==> flow/design.v <==
module ori_addr_mux (
  input         clk_i,
  input         cke_ras_n_i,
  input         acc_cpu_i,
  input  [ 1:0] mbank_i,
  input  [ 1:0] vpage_i,
  input         ram_upper_en_i,
  input  [ 5:0] num_col_i,
  input  [ 7:0] num_row_i,
  input  [15:0] cpu_addr_i,
  output [17:0] ram_addr_o
);
reg [15:0] ram_addr_q;
reg [ 1:0] ram_bank_q;
always @(posedge clk_i)
begin
  if (cke_ras_n_i) begin
    if (acc_cpu_i) begin
      ram_addr_q = cpu_addr_i;
      if (ram_upper_en_i)
        ram_bank_q = 2'b00;
      else
        ram_bank_q = mbank_i;
    end
    else begin
      ram_addr_q = {vpage_i, num_col_i, num_row_i};
      ram_bank_q = 2'b00;
    end
  end
end
assign ram_addr_o = {ram_bank_q[1], ram_addr_q, ram_bank_q[0]};
endmodule
module ori_clk_gen (
  input  clk_i,
  input  por_i,
  output cke_10m_o
);
reg cke_10m_q;
always @(negedge clk_i, posedge por_i)
begin
  if (por_i)
    cke_10m_q <= 1'b0;
  else
    cke_10m_q <= ~cke_10m_q;
end
assign cke_10m_o = ~cke_10m_q;
endmodule
module ori_col_mux (
  input        clk_i,
  input        cke_10m_i,
  input        blank_i,
  input  [3:0] pix_col_i,
  output [3:0] rgb_r_o,
  output [3:0] rgb_g_o,
  output [3:0] rgb_b_o
);
reg [3:0] col_s;
reg [3:0] rgb_r_q, rgb_g_q, rgb_b_q;
always @*
begin
  if (~blank_i)
    col_s = pix_col_i;
  else
    col_s = 4'h0;
end
always @(posedge clk_i)
begin
  if (cke_10m_i) begin
    rgb_r_q <= {col_s[2], col_s[2], col_s[3], 1'b0};
    rgb_g_q <= {col_s[1], col_s[1], col_s[3], 1'b0};
    rgb_b_q <= {col_s[0], col_s[0], col_s[3], 1'b0};
  end
end
assign rgb_r_o = rgb_r_q;
assign rgb_g_o = rgb_g_q;
assign rgb_b_o = rgb_b_q;
endmodule
module ori_core (
  input         clk_i,
  input         por_i,
  input         rst_i,
  input  [ 2:0] vmode_i,
  input  [ 1:0] mbank_i,
  input  [ 1:0] vpage_i,
  input         ram_upper_en_i,
  output        cpu_f1_o,
  output        cpu_f2_o,
  input  [15:0] cpu_addr_i,
  input  [ 7:0] cpu_data_i,
  input         cpu_sync_i,
  input         cpu_dbin_i,
  output        cpu_m1_o,
  output        cpu_ramw_o,
  output [17:0] ram_addr_o,
  input  [15:0] ram_data_i,
  output        ram_ce_o,
  output        ram_oe_o,
  output        rgb_hsync_n_o,
  output        rgb_vsync_n_o,
  output [ 3:0] rgb_r_o,
  output [ 3:0] rgb_g_o,
  output [ 3:0] rgb_b_o
);
wire cke_10m_s;
wire cpu_f1_s, cpu_f2_s;
wire cpu_m1_s;
wire cpu_ramw_s;
wire hor_inc_s;
wire[5:0] cnt_hor_s;
wire hsync_n_s, hblank_s;
wire[8:0] cnt_vert_s;
wire vsync_n_s, vblank_s;
wire blank_s;
wire [3:0] pix_col_s;
wire [3:0] rgb_r_s, rgb_g_s, rgb_b_s;
wire acc_cpu_s;
wire cke_pix_s;
wire cke_ras_n_s;
wire[17:0] ram_addr_s;
wire ram_ce_s;
wire ram_oe_s;
ori_clk_gen clk_gen (
  .clk_i          (clk_i),
  .por_i          (por_i),
  .cke_10m_o      (cke_10m_s)
);
ori_hor_vert hor_vert (
  .clk_i          (clk_i),
  .cke_10m_i      (cke_10m_s),
  .por_i          (por_i),
  .hor_inc_i      (hor_inc_s),
  .cnt_hor_o      (cnt_hor_s),
  .hsync_n_o      (hsync_n_s),
  .hblank_o       (hblank_s),
  .cnt_vert_o     (cnt_vert_s),
  .vsync_n_o      (vsync_n_s),
  .vblank_o       (vblank_s),
  .blank_o        (blank_s)
);
ori_ctrl ctrl (
  .clk_i          (clk_i),
  .por_i          (por_i),
  .rst_i          (rst_i),
  .cke_10m_i      (cke_10m_s),
  .cpu_sync_i     (cpu_sync_i),
  .cpu_dbin_i     (cpu_dbin_i),
  .cpu_f1_o       (cpu_f1_s),
  .cpu_f2_o       (cpu_f2_s),
  .hor_inc_o      (hor_inc_s),
  .acc_cpu_o      (acc_cpu_s),
  .cke_pix_o      (cke_pix_s),
  .ram_ce_o       (ram_ce_s),
  .ram_oe_o       (ram_oe_s),
  .cpu_ramw_o     (cpu_ramw_s),
  .cke_ras_n_o    (cke_ras_n_s)
);
ori_cpu cpu (
  .clk_i          (clk_i),
  .rst_i          (rst_i),
  .cpu_f1_i       (cpu_f1_s),
  .cpu_sync_i     (cpu_sync_i),
  .cpu_dbin_i     (cpu_dbin_i),
  .cpu_data_i     (cpu_data_i),
  .cpu_m1_o       (cpu_m1_s)
);
ori_addr_mux addr_mux (
  .clk_i          (clk_i),
  .cke_ras_n_i    (cke_ras_n_s),
  .acc_cpu_i      (acc_cpu_s),
  .mbank_i        (mbank_i),
  .vpage_i        (vpage_i),
  .ram_upper_en_i (ram_upper_en_i),
  .num_col_i      (cnt_hor_s),
  .num_row_i      (cnt_vert_s[7:0]),
  .cpu_addr_i     (cpu_addr_i),
  .ram_addr_o     (ram_addr_s)
);
ori_pixel pixel (
  .clk_i          (clk_i),
  .cke_10m_i      (cke_10m_s),
  .cke_pix_i      (cke_pix_s),
  .por_i          (por_i),
  .vmode_i        (vmode_i),
  .acc_cpu_i      (acc_cpu_s),
  .ram_data_i     (ram_data_i),
  .pix_col_o      (pix_col_s)
);
ori_col_mux col_mux (
  .clk_i          (clk_i),
  .cke_10m_i      (cke_10m_s),
  .blank_i        (blank_s),
  .pix_col_i      (pix_col_s),
  .rgb_r_o        (rgb_r_s),
  .rgb_g_o        (rgb_g_s),
  .rgb_b_o        (rgb_b_s)
);
assign cpu_f1_o   = cpu_f1_s;
assign cpu_f2_o   = cpu_f2_s;
assign cpu_m1_o   = cpu_m1_s;
assign cpu_ramw_o = cpu_ramw_s;
assign rgb_hsync_n_o = hsync_n_s;
assign rgb_vsync_n_o = vsync_n_s;
assign rgb_r_o       = rgb_r_s;
assign rgb_g_o       = rgb_g_s;
assign rgb_b_o       = rgb_b_s;
assign ram_addr_o = ram_addr_s;
assign ram_ce_o   = ram_ce_s;
assign ram_oe_o   = ram_oe_s;
endmodule
module ori_cpu (
  input        clk_i,
  input        rst_i,
  input        cpu_f1_i,
  input        cpu_sync_i,
  input        cpu_dbin_i,
  input  [7:0] cpu_data_i,
  output       cpu_m1_o
);
reg       cpu_m1_q;
always @(posedge clk_i)
begin
  if (cpu_f1_i & cpu_sync_i)
    cpu_m1_q <= cpu_data_i[5];
  else if (cpu_f1_i & ~cpu_dbin_i)
    cpu_m1_q <= 1'b0;
end
assign cpu_m1_o   = cpu_m1_q;
endmodule
module ori_ctrl (
  input  clk_i,
  input  por_i,
  input  rst_i,
  input  cke_10m_i,
  input  cpu_sync_i,
  input  cpu_dbin_i,
  output cpu_f1_o,
  output cpu_f2_o,
  output hor_inc_o,
  output acc_cpu_o,
  output cke_pix_o,
  output ram_ce_o,
  output ram_oe_o,
  output cpu_ramw_o,
  output cke_ras_n_o
);
reg[3:0] cnt_q;
reg cpu_f1_q;
reg cpu_f2_q;
reg hor_inc_q;
reg acc_cpu_q;
wire cke_acc_s;
reg ram_ras_n_q, ram_cas_n_q;
reg ram_ce_q;
reg ram_oe_q;
reg ram_we_q;
always @(posedge clk_i or posedge por_i)
begin
  if (por_i) begin
    cnt_q     <= 4'd0;
    cpu_f1_q  <= 1'b1;
    cpu_f2_q  <= 1'b0;
    hor_inc_q <= 1'b0;
    ram_we_q  <= 1'b0;
  end  
  else begin
    cnt_q <= cnt_q + 4'd1;
    if (cnt_q[2:0] == 3'b111 | cnt_q[2:0] == 3'b000)
      cpu_f1_q <= 1'b1;
    else
      cpu_f1_q <= 1'b0; 
    if (~cnt_q[2] | cnt_q[2:0] == 3'b100)
      cpu_f2_q <= 1'b1;
    else
      cpu_f2_q <= 1'b0;
    if (cnt_q[3:0] == 4'b1101 | cnt_q[3:0] == 4'b1110)
      hor_inc_q <= 1'b1;
    else   
      hor_inc_q <= 1'b0;
    if (cnt_q[2:0] == 3'd3)
      ram_ce_q <= 1'b1;
    else if (cnt_q[2:0] == 3'd1)
      ram_ce_q <= 1'b0;
    if (cnt_q[2:0] == 3'd3 & acc_cpu_q & ~cpu_dbin_i)
      ram_we_q <= 1'b1;
    else if (cnt_q[2:0] == 3'd1)
      ram_we_q <= 1'b0;
  end
end
assign cke_acc_s = cke_10m_i & cnt_q[2:0] == 3'b001;
always @(posedge clk_i)
begin
  if (cke_acc_s) acc_cpu_q <= cpu_sync_i;
end
assign cpu_f1_o    = cpu_f1_q;
assign cpu_f2_o    = cpu_f2_q;
assign hor_inc_o   = hor_inc_q;
assign acc_cpu_o   = acc_cpu_q;
assign cke_pix_o   = cke_10m_i & cnt_q[3:0] == 4'd1;
assign cke_ras_n_o = cke_10m_i & cnt_q[2:0] == 3'b011;
assign cpu_ramw_o  = ram_we_q;
assign ram_ce_o    = ram_ce_q;
assign ram_oe_o    = ~ram_we_q & ram_ce_q;
endmodule
module ori_hor_vert (
  input        clk_i,
  input        cke_10m_i,
  input        por_i,
  input        hor_inc_i, 
  output [5:0] cnt_hor_o,
  output       hsync_n_o,
  output       hblank_o,
  output [8:0] cnt_vert_o,
  output       vsync_n_o,
  output       vblank_o,
  output       blank_o
);
reg  [5:0] cnt_hor_q;
reg        hor_active_q;
reg        hsync_n_q, hblank_q, delay_hblank_q;
wire       ver_inc_s;
reg  [8:0] cnt_vert_q;
reg        vsync_n_q, vblank_q;
always @(posedge clk_i or posedge por_i)
begin
  if (por_i) begin
    cnt_hor_q    <= 6'd0;
    hor_active_q <= 1'b0;
    hsync_n_q    <= 1'b1;
    hblank_q     <= 1'b0;
    cnt_vert_q   <= 9'd0;
    vsync_n_q    <= 1'b1;
    vblank_q     <= 1'b0;
  end
  else begin
    if (cke_10m_i) begin
      if (hor_inc_i) begin
        if (cnt_hor_q == 6'd15 & hor_active_q) begin
          cnt_hor_q <= 6'd0;
          hor_active_q <= 1'b0;
        end
        else
          cnt_hor_q <= cnt_hor_q + 6'd1;
        if (cnt_hor_q == 6'd47)
          hor_active_q <= 1'b1;
        if (cnt_hor_q == 6'd59)
          hsync_n_q <= 1'b0;
        else if (cnt_hor_q == 6'd63)
          hsync_n_q <= 1'b1;
        if (cnt_hor_q == 6'd48)
          hblank_q <= 1'b1;
        else if (cnt_hor_q == 6'd0 & ~hor_active_q)
          hblank_q <= 1'b0;
      end
      if (ver_inc_s) begin
        if (cnt_vert_q == 9'd311)
          cnt_vert_q <= 9'd0;
        else
          cnt_vert_q <= cnt_vert_q + 9'd1;
        if (cnt_vert_q == 9'd283)
          vsync_n_q <= 1'b0;
        else if (cnt_vert_q == 9'd287)
          vsync_n_q <= 1'b1;
        if (cnt_vert_q == 9'd255)
          vblank_q <= 1'b1;
        else if (cnt_vert_q == 9'd311)
          vblank_q <= 1'b0;
      end
    end
  end
end
assign ver_inc_s = hor_inc_i & cnt_hor_q == 6'd59;
always @(posedge clk_i)
begin
  if (cke_10m_i) delay_hblank_q <= hblank_q;
end
assign cnt_hor_o  = cnt_hor_q;
assign hsync_n_o  = hsync_n_q;
assign hblank_o   = delay_hblank_q;
assign cnt_vert_o = cnt_vert_q;
assign vsync_n_o  = vsync_n_q;
assign vblank_o   = vblank_q;
assign blank_o    = hblank_o | vblank_o;
endmodule
module ori_pixel (
  input         clk_i,
  input         cke_10m_i,
  input         cke_pix_i,
  input         por_i,
  input  [ 2:0] vmode_i,
  input         acc_cpu_i,
  input  [15:0] ram_data_i,
  output [ 3:0] pix_col_o
);
reg [7:0] pix_shift_q, col_shift_q, col_pix_q;
reg [7:0] pix_tmp_q, col_tmp_q;
reg [3:0] dot_col_s;
always @(posedge clk_i or posedge por_i)
begin
  if (por_i) begin
    pix_shift_q <= 8'h00;
    col_shift_q <= 8'h00;
    col_pix_q   <= 8'h00;
    pix_tmp_q   <= 8'h00;
    col_tmp_q   <= 8'h00;
  end
  else begin
    if (cke_10m_i) begin
      pix_shift_q[7:1] <= pix_shift_q[6:0];
      col_shift_q[7:1] <= col_shift_q[6:0];
    end
    if (~acc_cpu_i) begin
      pix_tmp_q <= ram_data_i[ 7:0];
      col_tmp_q <= ram_data_i[15:8];
    end
    if (cke_pix_i) begin
      if (acc_cpu_i) begin
        pix_shift_q <= pix_tmp_q;
        col_shift_q <= col_tmp_q;
        col_pix_q   <= col_tmp_q;
      end
      else begin
        pix_shift_q <= ram_data_i[ 7:0];
        col_shift_q <= ram_data_i[15:8];
        col_pix_q   <= ram_data_i[15:8];
      end
    end
  end
end
always @*
begin
  case (vmode_i)
    3'h0   : dot_col_s = pix_shift_q[7] ? 4'h2 : 4'h0;
    3'h1   : dot_col_s = pix_shift_q[7] ? 4'he : 4'h9;
    3'h4   : case ({pix_shift_q[7], col_shift_q[7]})
               2'b00: dot_col_s = 4'h0;
               2'b01: dot_col_s = 4'h4;
               2'b10: dot_col_s = 4'h2;
               2'b11: dot_col_s = 4'h1;
             endcase
    3'h5   : case ({pix_shift_q[7], col_shift_q[7]})
               2'b00: dot_col_s = 4'h3;
               2'b01: dot_col_s = 4'h7;
               2'b10: dot_col_s = 4'h6;
               2'b11: dot_col_s = 4'h5;
             endcase
    3'h6,
    3'h7   : dot_col_s = pix_shift_q[7] ? col_pix_q[3:0] : col_pix_q[7:4];
    default: dot_col_s = 4'h0;
  endcase
end
assign pix_col_o = dot_col_s;
endmodule
### From RTL to reports: ori_core

The steps from the RTL of ori_core to its reports follow in flow order.
Line numbers count from 1 in the design file above.
Operators: Yosys type, input widths -> output width; for muxes data width and select width s.
Cell names lack the library's common part.
Not given: n/a

| inputs | value |
|---|---|
| top module | ori_core |
| clock | clk_i |
| standard-cell library | sky130hd |
| timing corner | tt_025C_1v80 |

### After elaboration

Source: Yosys, flattened and elaborated, memories not mapped. Widths are those after wreduce. Registers that Yosys merges into a memory's read port (data or address) are not register bits. Print and check cells do not count. Equal cells are merged and count once.

| word-level totals | value |
|---|---|
| register bits after elaboration | 97 |
| bits in latches | 0 |
| bits in writable memories | 0 |
| ROM bits | 0 |
| word width x clocked read ports | 0 |
| memories | 0 |
| input port bits | 53 |
| output and inout port bits | 38 |
| word-level cells | 137 |

| operators by class | value |
|---|---|
| add/sub/neg operators | 3 |
| multiply operators | 0 |
| div/mod/pow operators | 0 |
| $lt $le $gt $ge | 0 |
| equal/unequal tests | 25 |
| shift operators | 0 |
| mux-type cells | 36 |
| bitwise operators | 22 |
| reduce/logical cells | 22 |

Operators with widths:

| cell | count |
|---|---|
| $mux 7 | 6 |
| $pmux 4 s4 | 2 |
| $eq 9x9->1 const B | 3 |
| $eq 6x6->1 const B | 4 |
| $pmux 4 s5 | 1 |
| $mux 1 | 19 |
| $eq 3x3->1 const B | 6 |
| $reduce_bool 2->1 | 8 |
| $mux 16 | 1 |
| $reduce_and 3->1 | 5 |
| $and 1x1->1 | 11 |
| $add 9x1->9 const B | 1 |
| $eq 9x8->1 const B | 1 |
| $mux 9 | 1 |
| $eq 4x4->1 const B | 2 |
| $mux 8 | 1 |
| $mux 4 | 2 |
| $not 1->1 | 7 |
| $reduce_and 2->1 | 3 |
| $eq 3x1->1 const B | 2 |
| $logic_not 3->1 | 2 |
| $add 6x1->6 const B | 1 |
| $eq 6x4->1 const B | 1 |
| $logic_not 6->1 | 1 |
| $mux 6 | 1 |
| $or 1x1->1 | 4 |
| $eq 2x2->1 const B | 2 |
| $reduce_or 2->1 | 2 |

Not listed: further kinds 8, cells in them 8.

### Logic depth

Depth = most cells in a row (Yosys ltp): at word level without a register or memory, in the mapped netlist without a sequential cell, where the memories' decode and read muxes count.

| depth | value |
|---|---|
| depth after elaboration | 4 |
| ABC_AREA | 0 |
| gate-level depth with buffers | 7 |
| mapped depth without buffers | 6 |

### Synthesis result

The flow's flattened synthesis, as Yosys stat reports it; memories are mapped. The netlist is that of the ABC_AREA named above (0 if unset); the other value can give another one.

| synthesis totals | value |
|---|---|
| cells in the netlist | 356 |
| mapped area | 4227.8 µm² |
| sequential part of the area | 2486.1 µm² |
| flip-flops | 94 |
| buffers | 24 |

Cell types:

| cell type | count | total area (µm²) |
|---|---|---|
| dfrtp_1 | 64 | 1.6E+03 |
| edfxtp_1 | 26 | 780.749 |
| mux2_2 | 38 | 427.91 |
| nor2_1 | 35 | 131.376 |
| ha_1 | 10 | 125.12 |
| nand2_1 | 31 | 116.362 |
| o21ai_0 | 22 | 110.106 |
| dfstp_2 | 3 | 78.826 |
| inv_1 | 20 | 75.072 |
| buf_4 | 8 | 60.058 |
| a22oi_1 | 7 | 52.55 |
| o31ai_1 | 7 | 52.55 |
| nand3_1 | 8 | 40.038 |
| clkbuf_1 | 10 | 37.536 |
| xnor2_1 | 4 | 35.034 |
| xor2_1 | 4 | 35.034 |
| a21oi_1 | 5 | 25.024 |
| dfrtn_1 | 1 | 25.024 |

Not listed: further types 32, cells in them 53.
By module: a second synthesis without flattening, with its own total; a netlist apart from the flattened one above.

| second synthesis, totals | value |
|---|---|
| cells (unflattened synthesis) | 333 |
| area (unflattened synthesis) | 4352.9 µm² |

Rows give one instance, submodules left out.

Modules:

| module | instances | cells | area (µm²) | seq. area (µm²) |
|---|---|---|---|---|
| ori_pixel | 1 | 135 | 1726.7 | 975.9 |
| ori_hor_vert | 1 | 102 | 1083.5 | 533.0 |
| ori_addr_mux | 1 | 38 | 802.0 | 540.5 |
| ori_ctrl | 1 | 34 | 450.4 | 261.5 |
| ori_col_mux | 1 | 17 | 209.0 | 120.1 |
| ori_cpu | 1 | 4 | 48.8 | 30.0 |
| ori_clk_gen | 1 | 3 | 32.5 | 25.0 |
| ori_core | 1 | 0 | 0.0 | 0.0 |

Ticket comment

Top module ori_core; platform sky130hd; tools Yosys and OpenROAD; 2 stored runs in no particular order. Input and output delays are each 20% of the period that was set; the output load is 0.01 pF.
A setting shown as n/a is not set for that run.

| run | period_ns | CORE_UTILIZATION | SETUP_SLACK_MARGIN | PLACE_DENSITY | CORE_ASPECT_RATIO | TNS_END_PERCENT | GPL_TIMING_DRIVEN | CAP_MARGIN | SLEW_MARGIN | MAX_ROUTING_LAYER | CORE_MARGIN | PLACE_DENSITY_LB_ADDON | setup slack of the critical path (ps) | worst hold slack (ps) | overall die area (µm²) | standard-cell area after layout (µm²) | synthesized cell area (µm²) |
|---|---|---|---|---|---|---|---|---|---|---|---|---|---|---|---|---|---|
| run 1 | 3.68 | 51 | 0.39 | 0.76 | 1.68 | 55 | 1 | 20 | 10 | met5 | 2 | n/a | 317 | 488 | 9058.6 | 5501.5 | 4227.8 |
| run 2 | 3.31 | 52 | -0.18 | n/a | n/a | 100 | n/a | 20 | 35 | met4 | 2 | 0.2 | 70 | 495 | 8868.0 | 5328.9 | 4227.8 |
